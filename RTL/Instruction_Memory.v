==> flow/design.v <==
`timescale 1ns / 1ps
module Instruction_Memory(clk,reset,PC,Instruction_Code);
input [31:0] PC;
input reset,clk;
output [31:0] Instruction_Code;
reg [7:0]rom[100:0];
assign Instruction_Code={rom[PC+3],rom[PC+2],rom[PC+1],rom[PC]};
always @(posedge clk) begin
    if (reset) begin 
    {rom[3], rom[2], rom[1], rom[0] }=32'b0000001_00000_00001_000_00001_1111111; 
    {rom[7], rom[6], rom[5], rom[4] }=32'b0000001_00000_00010_000_00010_1111111; 
    {rom[11],rom[10],rom[9], rom[8] }=32'b0000000_00010_00001_000_00011_1111111; 
    {rom[15],rom[14],rom[13],rom[12]}=32'b0100000_00010_00001_000_00100_1111111; 
    {rom[19],rom[18],rom[17],rom[16]}=32'b1100000_00010_00001_000_00101_1111111; 
    end
end
endmodule
# == Step by step through the tools: Instruction_Memory ==
# The steps from the RTL of Instruction_Memory to its reports follow in flow order.
# Line numbers count from 1 in the design file above.
# Operators: Yosys type, input widths -> output width; for muxes data width and select width s.
# A cell with -- has no value.
# design
top_module,Instruction_Memory
clock,clk
lib,sky130hd
lib_corner,tt_025C_1v80

# == Elaborated design ==
# Source: Yosys, flattened and elaborated. Widths are those after wreduce; folded enables and synchronous resets count as part of the registers. Registers that Yosys merges into a memory's read port (data or address) are not register bits. Print and check cells do not count. Equal cells are merged and count once.
# bits
register_bits,0
latchBits,0
ram_bits,0
romBits,0
clocked_rd_ports_x_width,0
memories,0
in_bits,34
wordCells,439
# classes
add_sub_neg,3
multipliers,0
div,0
compare,0
eq_ne,400
shift,0
n_mux,4
bitwise,0
n_reduce_logical,32
# ops
cell,n
$pmux 8 s92,4
$eq 7x7->1 const B,148
$eq 7x6->1 const B,128
$eq 7x5->1 const B,64
$eq 7x4->1 const B,32
$eq 7x3->1 const B,16
$eq 7x2->1 const B,8
$reduce_or 2->1,20
$eq 7x1->1 const B,4
$logic_not 7->1,4
$reduce_or 3->1,8
$add 7x2->7 const B,2
$add 7x1->7 const B,1

# == Logic depth ==
# Yosys ltp: most cells in a row. Word level: on the elaborated netlist, between registers, memories and ports. Mapped: between sequential cells and ports; inverters and the memories' decode and read muxes count.
# depth
word_depth,4
ABC_AREA,0
mapped_depth,9

# == Synthesis result ==
# Yosys stat after the flow's synthesis: flattened, memories mapped to cells. It holds for the ABC_AREA given above (unset counts as 0); a run with the other value may have another netlist.
# mapped
stdcells,222
area_um2,1395.1
seqArea_um2,0.0
flip_flops,0
# types
type,n,type_area_um2
sky130_fd_sc_hd__a21oi_1,20,100.096
sky130_fd_sc_hd__o21ai_0,20,100.096
sky130_fd_sc_hd__nand2_1,23,86.333
sky130_fd_sc_hd__buf_4,11,82.579
sky130_fd_sc_hd__nor2_1,17,63.811
sky130_fd_sc_hd__buf_2,11,55.053
sky130_fd_sc_hd__nor3_1,11,55.053
sky130_fd_sc_hd__xnor2_1,6,52.55
sky130_fd_sc_hd__buf_6,4,45.043
sky130_fd_sc_hd__o21a_1,5,37.536
sky130_fd_sc_hd__nand3_1,7,35.034
sky130_fd_sc_hd__and2_1,5,31.28
sky130_fd_sc_hd__nand2b_1,5,31.28
sky130_fd_sc_hd__nor2b_1,5,31.28
sky130_fd_sc_hd__a21o_1,4,30.029
sky130_fd_sc_hd__o221ai_1,3,26.275
sky130_fd_sc_hd__ha_1,2,25.024
sky130_fd_sc_hd__a211oi_1,3,22.522
# Not listed: further types 41, cells in them 60.

# == Path before layout ==
# Path of least setup slack by OpenSTA after synthesis, without wires, with an ideal clock, recovery checks aside; 20% of the period is set as input and as output delay. Where synthesis merged equal registers, the netlist keeps one of their names.
# synth_path
kind,input to output
from,input PC[1]
to,output Instruction_Code[21]
clock_period_ns,2.88
in_delay_ns,0.576
output_delay_ns,0.576
launch_ns,0.576
arrival_time_ns,2.218
slack_ns,0.086
path_delay_ns,1.642
stages,8
period_less_setup_slack_ns,2.794
# "path_delay_ns" is the arrival time less input delay plus setup time.
# A path that ends at an output port has no setup time.
# "stages": output pins that drive a net of the path, with the launching flip-flop's if there is one; two outputs of one cell count as two.
# "period_less_setup_slack_ns" is the clock period less the worst setup slack; recovery checks do not enter. This is arithmetic on one report: input and output delays are still those of the set period (20% each).
# Between the ends stands the longest chain of elaborated cells between them, by number of cells; it is not shown to be the way that was timed. Of several equally long chains one is given.
# Each line given opens the expression or statement behind the cell; cells for indexed reads and writes are added by Yosys, which also makes memories of some case tables.
# synth_between
path_cell_list,sky130_fd_sc_hd__buf_2 -> sky130_fd_sc_hd__inv_2 -> sky130_fd_sc_hd__ha_1 -> sky130_fd_sc_hd__inv_1 -> sky130_fd_sc_hd__nor3_1 -> sky130_fd_sc_hd__a32oi_1 -> sky130_fd_sc_hd__or2_2 -> sky130_fd_sc_hd__a221oi_2
elab_chain_cells,4
cone_cells,110
lines_between,1
classes_between,add/sub: 1; eq/ne: 100; mux: 1; reduce/logical: 8
# synth_lines
item,line,source
from (decl),3,input [31:0] PC;
$add 7x2->7,7,"assign Instruction_Code={rom[PC+3],rom[PC+2],rom[PC+1],rom[PC]};"
$eq 7x5->1,7,
$reduce_or 3->1,--,
$pmux 8 s92,7,
to (decl),5,output [31:0] Instruction_Code;

# Module Instruction_Memory, platform sky130hd: 2 stored runs of the flow (Yosys, OpenROAD) with differing settings, in no particular order. Input and output delays are each 20% of the period that was set; the output load is 0.01 pF.
# Settings: -- = not set for that run.
run,period_ns,CORE_UTILIZATION,SETUP_SLACK_MARGIN,PLACE_DENSITY_LB_ADDON,CORE_ASPECT_RATIO,CORE_MARGIN,ABC_AREA,GPL_ROUTABILITY_DRIVEN,CTS_CLUSTER_SIZE,CAP_MARGIN,MIN_ROUTING_LAYER,SLEW_MARGIN,TNS_END_PERCENT,MAX_ROUTING_LAYER
job 1,3.05,56,-0.25,0.09,1.37,4,0,0,57,25,met1,20,--,--
job 2,3.37,52,--,--,--,2,--,--,--,20,met1,40,15,met5
# Job 1: unfinished; error DPL-0038 in clock tree synthesis
# Job 2: unfinished; error GRT-0232 in routing
